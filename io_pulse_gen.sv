==> flow/design.v <==
module io_pulse_gen (clk, buttons, button_pulse);
	input logic clk;
	input logic [3:0] buttons;
	output logic [3:0] button_pulse;
	logic [3:0] b1, b2;
	always_ff @(posedge clk) begin
		b1 <= buttons;
		b2 <= b1;
	end
	logic [12:0] counter0, counter1, counter2, counter3;
	logic wasOn0, wasOn1, wasOn2, wasOn3;
	always_ff@(posedge clk) begin
		case(b2[0])
			0: begin counter0 <= 0; wasOn0 <= 0; end
			1: counter0 <= counter0 + 1;
		endcase
		case(b2[1])
			0: begin counter1 <= 0; wasOn1 <= 0; end
			1: counter1 <= counter1 + 1;
		endcase
		case(b2[2])
			0: begin counter2 <= 0; wasOn2 <= 0; end
			1: counter2 <= counter2 + 1;
		endcase
		case(b2[3])
			0: begin counter3 <= 0; wasOn3 <= 0; end
			1: counter3 <= counter3 + 1;
		endcase
		if (counter0 ==1) begin
			wasOn0 <= 1;
		end
		if (counter1 ==1) begin
			wasOn1 <= 1;
		end
		if (counter2 ==1) begin
			wasOn2 <= 1;
		end
		if (counter3 ==1) begin
			wasOn3 <= 1;
		end
	end
	assign button_pulse = {~wasOn3 & counter3==1, ~wasOn2 & counter2==1, ~wasOn1 & counter1==1, ~wasOn0 & counter0==1};
endmodule  
## From RTL to reports: io_pulse_gen

What the tools print for io_pulse_gen, step after step.
Line numbers count from 1 in the design file above.
Operators carry their Yosys type and port widths (W data, S select, Z words).
Library cell names are shortened.
A cell with - has no value.

| inputs | value |
|---|---|
| top module | io_pulse_gen |
| clock port | clk |
| cell library | sky130hd |
| timing corner | tt_025C_1v80 |

## After elaboration

Counts by Yosys on the flattened word-level netlist (proc, flatten, opt, wreduce; memories kept). Register bits leave out memories and registers merged into their read ports (data or address); mux counts leave out enables and synchronous resets folded into registers. Print and check cells are left out. Cells with the same type and inputs are merged into one.

| cells by class | value |
|---|---|
| add/subtract/negate cells | 4 |
| multipliers | 0 |
| div/mod/pow operators | 0 |
| order comparisons | 0 |
| equal/unequal tests | 4 |
| shift operators | 0 |
| mux-type cells | 4 |
| bitwise gates (word level) | 12 |
| reductions and logical operators | 0 |

Operators with widths:

| kind | count |
|---|---|
| $pmux W13 S2 | 4 |
| $add A13 B1 Y13 const B | 4 |
| $eq A13 B1 Y1 const B | 4 |
| $not A1 Y1 | 8 |
| $and A1 B1 Y1 | 4 |

| bit counts | value |
|---|---|
| flip-flop bits (word level) | 64 |
| bits in latches | 0 |
| RAM bits | 0 |
| bits in read-only memories | 0 |
| word width x clocked read ports | 0 |
| memories | 0 |
| output and inout bits | 4 |
| elaborated cells | 34 |

## Longest topological paths

Longest topological path by Yosys (ltp), each cell counted once; first at word level (registers and memories cut), then after technology mapping (sequential cells cut; the memories' decode and read muxes count).

| logic depth | value |
|---|---|
| word-level depth | 2 |
| ABC_AREA | 0 |
| depth in mapped cells | 5 |
| gate-level depth less buffers | 5 |

## After synthesis

Yosys stat after the flow's synthesis: flattened, memories mapped to cells. It holds for the ABC_AREA given above (unset counts as 0); a run with the other value may have another netlist.

Cells by type:

| cell | count | total area (µm²) |
|---|---|---|
| dfxtp_1 | 64 | 1.28E+03 |
| a21oi_1 | 25 | 125.12 |
| nand2_1 | 30 | 112.608 |
| o31ai_1 | 14 | 105.101 |
| or4_1 | 14 | 105.101 |
| ha_1 | 8 | 100.096 |
| nor2_1 | 24 | 90.086 |
| nor4_1 | 14 | 87.584 |
| nand3_1 | 15 | 75.072 |
| nand4_1 | 12 | 75.072 |
| inv_1 | 19 | 71.318 |
| xnor2_1 | 7 | 61.309 |
| mux2i_1 | 6 | 60.058 |
| or3_1 | 9 | 56.304 |
| o21ai_0 | 11 | 55.053 |
| xor2_1 | 5 | 43.792 |
| nor4b_1 | 4 | 35.034 |
| nand2b_1 | 3 | 18.768 |

Other cell types: 5; their cells: 9.

| synthesis totals | value |
|---|---|
| cell count | 293 |
| mapped area | 2610.0 µm² |
| flip-flop cells | 64 |
| buffer cells | 4 |

## Timing after synthesis

OpenSTA on the mapped netlist: ideal clock, no wires. The path of least setup slack (recovery checks aside). Input and output delay are each 20% of the period. Register names are those of the netlist, which keeps one name where synthesis merged equal registers.

| timing post-synthesis | value |
|---|---|
| kind | register to register |
| start point | register counter3[0] |
| end point | register counter3[12] |
| clock period | 1730 ps |
| library setup time | 71 ps |
| time at the first pin | 0 ps |
| data arrival time | 1403 ps |
| required time | 1659 ps |
| slack | 256 ps |
| delay of the path | 1474 ps |
| driving pins on the path | 5 |
| buffers on the path | 0 |
| synthesis period reached | 1474 ps |

"delay of the path" = arrival - input delay + setup time.
"driving pins on the path" counts driving pins, that of a launching flip-flop among them; a cell with two outputs on the path counts twice.
"synthesis period reached" = period - worst setup slack (recovery checks aside). The figure is calculated, with input and output delays left at 20% of the set period.
Between the ends stands the longest chain of elaborated cells between them, by number of cells; it is not shown to be the way that was timed. Of several equally long chains one is given.
Each line given opens the expression or statement behind the cell; cells for indexed reads and writes are added by Yosys, which also makes memories of some case tables.

| on the way, post-synthesis | value |
|---|---|
| path through | dfxtp_1 -> ha_1 -> nand3_1 -> or4_1 -> a21oi_1 |
| length of the longest elaborated chain | 2 |

Ends and longest elaborated chain, post-synthesis:

| item | RTL line | RTL |
|---|---|---|
| start, declared | 10 | `logic [12:0] counter0, counter1, counter2, counter3;` |
| start, assigned | 26 | `0: begin counter3 <= 0; wasOn3 <= 0; end` |
| start, assigned | 27 | `1: counter3 <= counter3 + 1;` |
| $add A13 B1 Y13 | 27 |  |
| $pmux W13 S2 | 25 | `case(b2[3])` |
| end, assigned | 26 |  |
| end, assigned | 27 |  |
| end, declared | 10 |  |

# Flow runs of io_pulse_gen

Module io_pulse_gen, platform sky130hd: 2 stored runs of the flow (Yosys, OpenROAD) with differing settings, in no particular order. Input and output delays are each 20% of the period that was set; the output load is 0.01 pF.
A setting shown as n/a is not set for that run.

| run name | period_ns | CORE_UTILIZATION | CAP_MARGIN | CORE_MARGIN | SLEW_MARGIN | PLACE_DENSITY | CORE_ASPECT_RATIO | CELL_PAD_IN_SITES_GLOBAL_PLACEMENT | CELL_PAD_IN_SITES_DETAIL_PLACEMENT | ABC_AREA | CTS_CLUSTER_DIAMETER | MAX_ROUTING_LAYER |
|---|---|---|---|---|---|---|---|---|---|---|---|---|
| run 1 | 1.72 | 71 | 20 | 2 | 20 | n/a | n/a | n/a | n/a | n/a | n/a | n/a |
| run 2 | 1.59 | 53 | 20 | 6 | 20 | 0.91 | 1.53 | 0 | 2 | 0 | 61 | met5 |

Run 1: stopped before the end: clock tree synthesis reported DPL-0033
Run 2: stopped before the end: placement reported DPL-0033
